==> flow/design.v <==
module single_port_ram
( data,
 addr,
 we_re,   
 clk,
 reset
);
parameter data_width = 8 , addr_width =8;  
inout [data_width-1:0]data;
input [addr_width-1:0]addr;
input clk ,we_re,reset;
reg [data_width-1:0]mem[0:addr_width-1];
reg [data_width -1 :0] outdata;
assign data = (!we_re)?outdata:8'hZZ;  
integer i;
always @(posedge clk)
begin
if(!reset)
for (i=0; i<8; i=i+1)
   mem[i] <= 8'b0;  
else if(we_re)
   begin
      mem[addr] <= data ;
   end
else
   begin
      outdata <= mem[addr] ;
   end
end
endmodule
module dut_single_port_ram;
reg clk,we_re,reset,output_valid; 
wire [7:0] data;
reg [7:0] output_value,addr;
single_port_ram a1(data,addr,we_re,clk,reset);
assign data = (output_valid ) ? output_value: 8'hZZ;
initial
begin
clk=0;
reset =0;
#10 reset =1;
#5 we_re =1;
output_valid =1;
output_value = 8'b00000100;  
addr = 8'b0000010;
#4 we_re = 0;
output_valid =0 ;  
addr =  8'b0000010;
end
always #4 clk =~clk;
endmodule
# Step by step through the tools: single_port_ram
# What the tools print for single_port_ram, step after step.
# Line numbers count from 1 in the design file above.
# Operators carry their Yosys type and port widths (W data, S select, Z words).
# Cell names lack the library's common part.
# The mark - stands for no value.
[design]
design = "single_port_ram"
clock_port = "clk"
cell_library = "sky130hd"
lib_corner = "tt_025C_1v80"

# Word level
# Counts by Yosys on the flattened word-level netlist (proc, flatten, opt, wreduce; memories kept). Register bits leave out memories and registers merged into their read ports (data or address); mux counts leave out enables and synchronous resets folded into registers. Print and check cells are left out. Cells with the same type and inputs are merged into one.
# Yosys's memory passes give these memory sizes; they may raise the number of words (mostly to a power of two), join words into wider ones and drop unused or constant bits.
[word_totals]
ram_bits = 64
ff_bits = 0
memories = 1
latchBits = 0
rom_bits = 0
wordCells = 11
output_inout_bits = 8
inputBits = 11
[classes]
mul = 0
div_mod_pow = 0
compare = 0
muxes = 8
n_eq = 0
shift = 0
n_reduce_logical = 1
logic = 1
add_sub_neg = 0
[memory_table]
columns = ["name", "size", "word_bits", "line_no", "rtl"]
rows = [
  ["mem", 8, 8, 12, "reg [data_width-1:0]mem[0:addr_width-1];"],
]
[op_table]
columns = ["op", "n"]
rows = [
  ["$mux W8", 3],
  ["$mux W3", 2],
  ["$mux W1", 3],
  ["$reduce_and A2 Y1", 1],
  ["$not A1 Y1", 1],
]

# Logic depth
# Longest topological path by Yosys (ltp), each cell counted once; first at word level (registers and memories cut), then after technology mapping (sequential cells cut; the memories' decode and read muxes count).
[depth]
word_depth = 3
abc_area = 0
ltp_mapped = 5
depth_no_buf = 2

# Netlist
# The flow's flattened synthesis, as Yosys stat reports it; memories are mapped. The netlist is that of the ABC_AREA named above (0 if unset); the other value can give another one.
# Totals and module areas in this step are rounded.
[mapped]
n_buf = 19
seq_area_um2 = 2160
stdcells = 202
ff_cells = 72
area_um2 = 3150
[by_type]
columns = ["cell", "n", "type_area_um2"]
rows = [
  ["edfxtp_1", 72, 2.16E+03],
  ["mux4_2", 16, 360.346],
  ["nor3_1", 64, 320.307],
  ["mux2_2", 8, 90.086],
  ["buf_2", 8, 40.038],
  ["o21ai_0", 8, 40.038],
  ["buf_4", 4, 30.029],
  ["clkinv_1", 8, 30.029],
  ["clkbuf_1", 5, 18.768],
  ["nand2b_1", 2, 12.512],
  ["buf_6", 1, 11.261],
  ["nand3b_1", 1, 7.507],
  ["nor2b_1", 1, 6.256],
  ["or2_2", 1, 6.256],
  ["nand3_1", 1, 5.005],
  ["buf_1", 1, 3.754],
  ["nand2_1", 1, 3.754],
]

# Path before layout
# Path of least setup slack by OpenSTA after synthesis, without wires, with an ideal clock, recovery checks aside; 20% of the period is set as input and as output delay. Where synthesis merged equal registers, the netlist keeps one of their names.
[synth_timing]
path_type = "in2reg"
startpoint = "input addr[1]"
endpoint = "memory mem[0][0]"
path_buffers = 2
t_required_ns = 2.336
arrival_ns = 1.780
slack_ns = 0.556
driving_pins = 4
delay_ns = 1.620
input_delay_ns = 0.544
period_ns = 2.72
setup_time_ns = 0.384
launch_ns = 0.544
period_less_setup_slack_ns = 2.164
# "delay_ns" = arrival - input delay + setup time.
# "driving_pins": output pins that drive a net of the path, with the launching flip-flop's if there is one; two outputs of one cell count as two.
# "period_less_setup_slack_ns" is the clock period less the worst setup slack; recovery checks do not enter. This is arithmetic on one report: input and output delays are still those of the set period (20% each).
# Between the ends stands the longest chain of elaborated cells between them, by number of cells; it is not shown to be the way that was timed. Of several equally long chains one is given.
# Each line given opens the expression or statement behind the cell; cells for indexed reads and writes are added by Yosys, which also makes memories of some case tables.
[synth_via]
cell_sequence = "buf_4 or2_2 buf_2 o21ai_0"
elab_chain_len = 2
cone_cells = 2
cone_lines = 2
cone_classes = "mux: 2"
[synth_rtl]
columns = ["item", "line_no", "rtl"]
rows = [
  ["start: declaration", 10, "input [addr_width-1:0]addr;"],
  ["$mux W3", 21, "else if(we_re)"],
  ["$mux W3", 18, "if(!reset)"],
  ["end: declaration", 12, "reg [data_width-1:0]mem[0:addr_width-1];"],
]

# Path in the finished layout
# From the final timing report of job 1: the path of least setup slack in the routed layout; clock arrival at registers is part of the times.
[layout_timing]
path_type = "in2reg"
startpoint = "input addr[1]"
endpoint = "register (name not given)"
input_delay_ns = 0.28
setup_time_ns = 0.24
period_ns = 1.41
slack_ns = -0.07
arrival_ns = 1.58
launch_ns = 0.28
t_required_ns = 1.51
driving_pins = 4
path_buffers = 2
[layout_via]
cell_sequence = "clkdlybuf4s15_2 bufbuf_16 mux4_2 mux2_2"
[layout_rtl]
columns = ["item", "line_no", "rtl"]
rows = [
  ["start: declaration", 10, "input [addr_width-1:0]addr;"],
]
# No chain of elaborated cells between the ends is given.

## Implementation results

2 stored runs of single_port_ram in the flow (synthesis by Yosys, layout by OpenROAD, sky130hd cells), in arbitrary order. Constraints: input delay and output delay 20% of the set period each, output load 0.01 pF.
By "achievedPeriod_ns" is meant the clock period of the run minus its worst setup slack. This is arithmetic on one report: input and output delays are still those of the set period (20% each).
"total_power_uw" rests on the timing tool's default activity at the inputs, not on a simulated workload.
Values from the reports are rounded here.

# job 1
==> flow/run.sh <==
#!/bin/bash
# the make line also repeats the synthesis and layout settings of config.mk as NAME=value (left out here)
make -C /OpenROAD-flow-scripts/flow DESIGN_CONFIG=/design/flow/config.mk WORK_HOME=/design/flow/orfs CLKGATE_MAP_FILE= finish
==> flow/config.mk <==
export PLATFORM = sky130hd
export DESIGN_NAME = single_port_ram
export DESIGN_NICKNAME = single_port_ram
export VERILOG_FILES = /design/flow/design.v
export SDC_FILE = /design/flow/constraint.sdc
export NUM_CORES = 4
export LEC_CHECK = 0
export CAP_MARGIN = 20
export CORE_ASPECT_RATIO = 0.94
export CORE_MARGIN = 5
export CORE_UTILIZATION = 41
export GPL_ROUTABILITY_DRIVEN = 1
export MAX_ROUTING_LAYER = met4
export SETUP_SLACK_MARGIN = -0.11
export SLEW_MARGIN = 25
==> flow/constraint.sdc <==
create_clock -name core_clock -period 1.41 [get_ports {clk}]
set_input_delay 0.2820 -clock core_clock [delete_from_list [all_inputs] [get_ports {clk}]]
set_output_delay 0.2820 -clock core_clock [all_outputs]
set_load 0.01 [all_outputs]

==> job 1: results <==
achievedPeriod_ns=1.482
hold_ws_ns=0.316
yosys_chip_area_um2=3150
total_power_uw=4560
util_pct=50.6
design_die_area_um2=9530
setup_worst_slack_ns=-0.072
final_setup_tns_ns=-0.315

# job 2
==> flow/run.sh <==
#!/bin/bash
# the make line also repeats the synthesis and layout settings of config.mk as NAME=value (left out here)
make -C /OpenROAD-flow-scripts/flow DESIGN_CONFIG=/design/flow/config.mk WORK_HOME=/design/flow/orfs CLKGATE_MAP_FILE= finish
==> flow/config.mk <==
export PLATFORM = sky130hd
export DESIGN_NAME = single_port_ram
export DESIGN_NICKNAME = single_port_ram
export VERILOG_FILES = /design/flow/design.v
export SDC_FILE = /design/flow/constraint.sdc
export NUM_CORES = 4
export LEC_CHECK = 0
export CAP_MARGIN = 20
export CORE_MARGIN = 2
export CORE_UTILIZATION = 40
export SLEW_MARGIN = 20
==> flow/constraint.sdc <==
create_clock -name core_clock -period 1.54 [get_ports {clk}]
set_input_delay 0.3080 -clock core_clock [delete_from_list [all_inputs] [get_ports {clk}]]
set_output_delay 0.3080 -clock core_clock [all_outputs]
set_load 0.01 [all_outputs]

==> job 2: results <==
setup_worst_slack_ns=0.049
hold_ws_ns=0.327
final_setup_tns_ns=0.000
util_pct=51.1
total_power_uw=4520
design_die_area_um2=8600
yosys_chip_area_um2=3150
achievedPeriod_ns=1.491
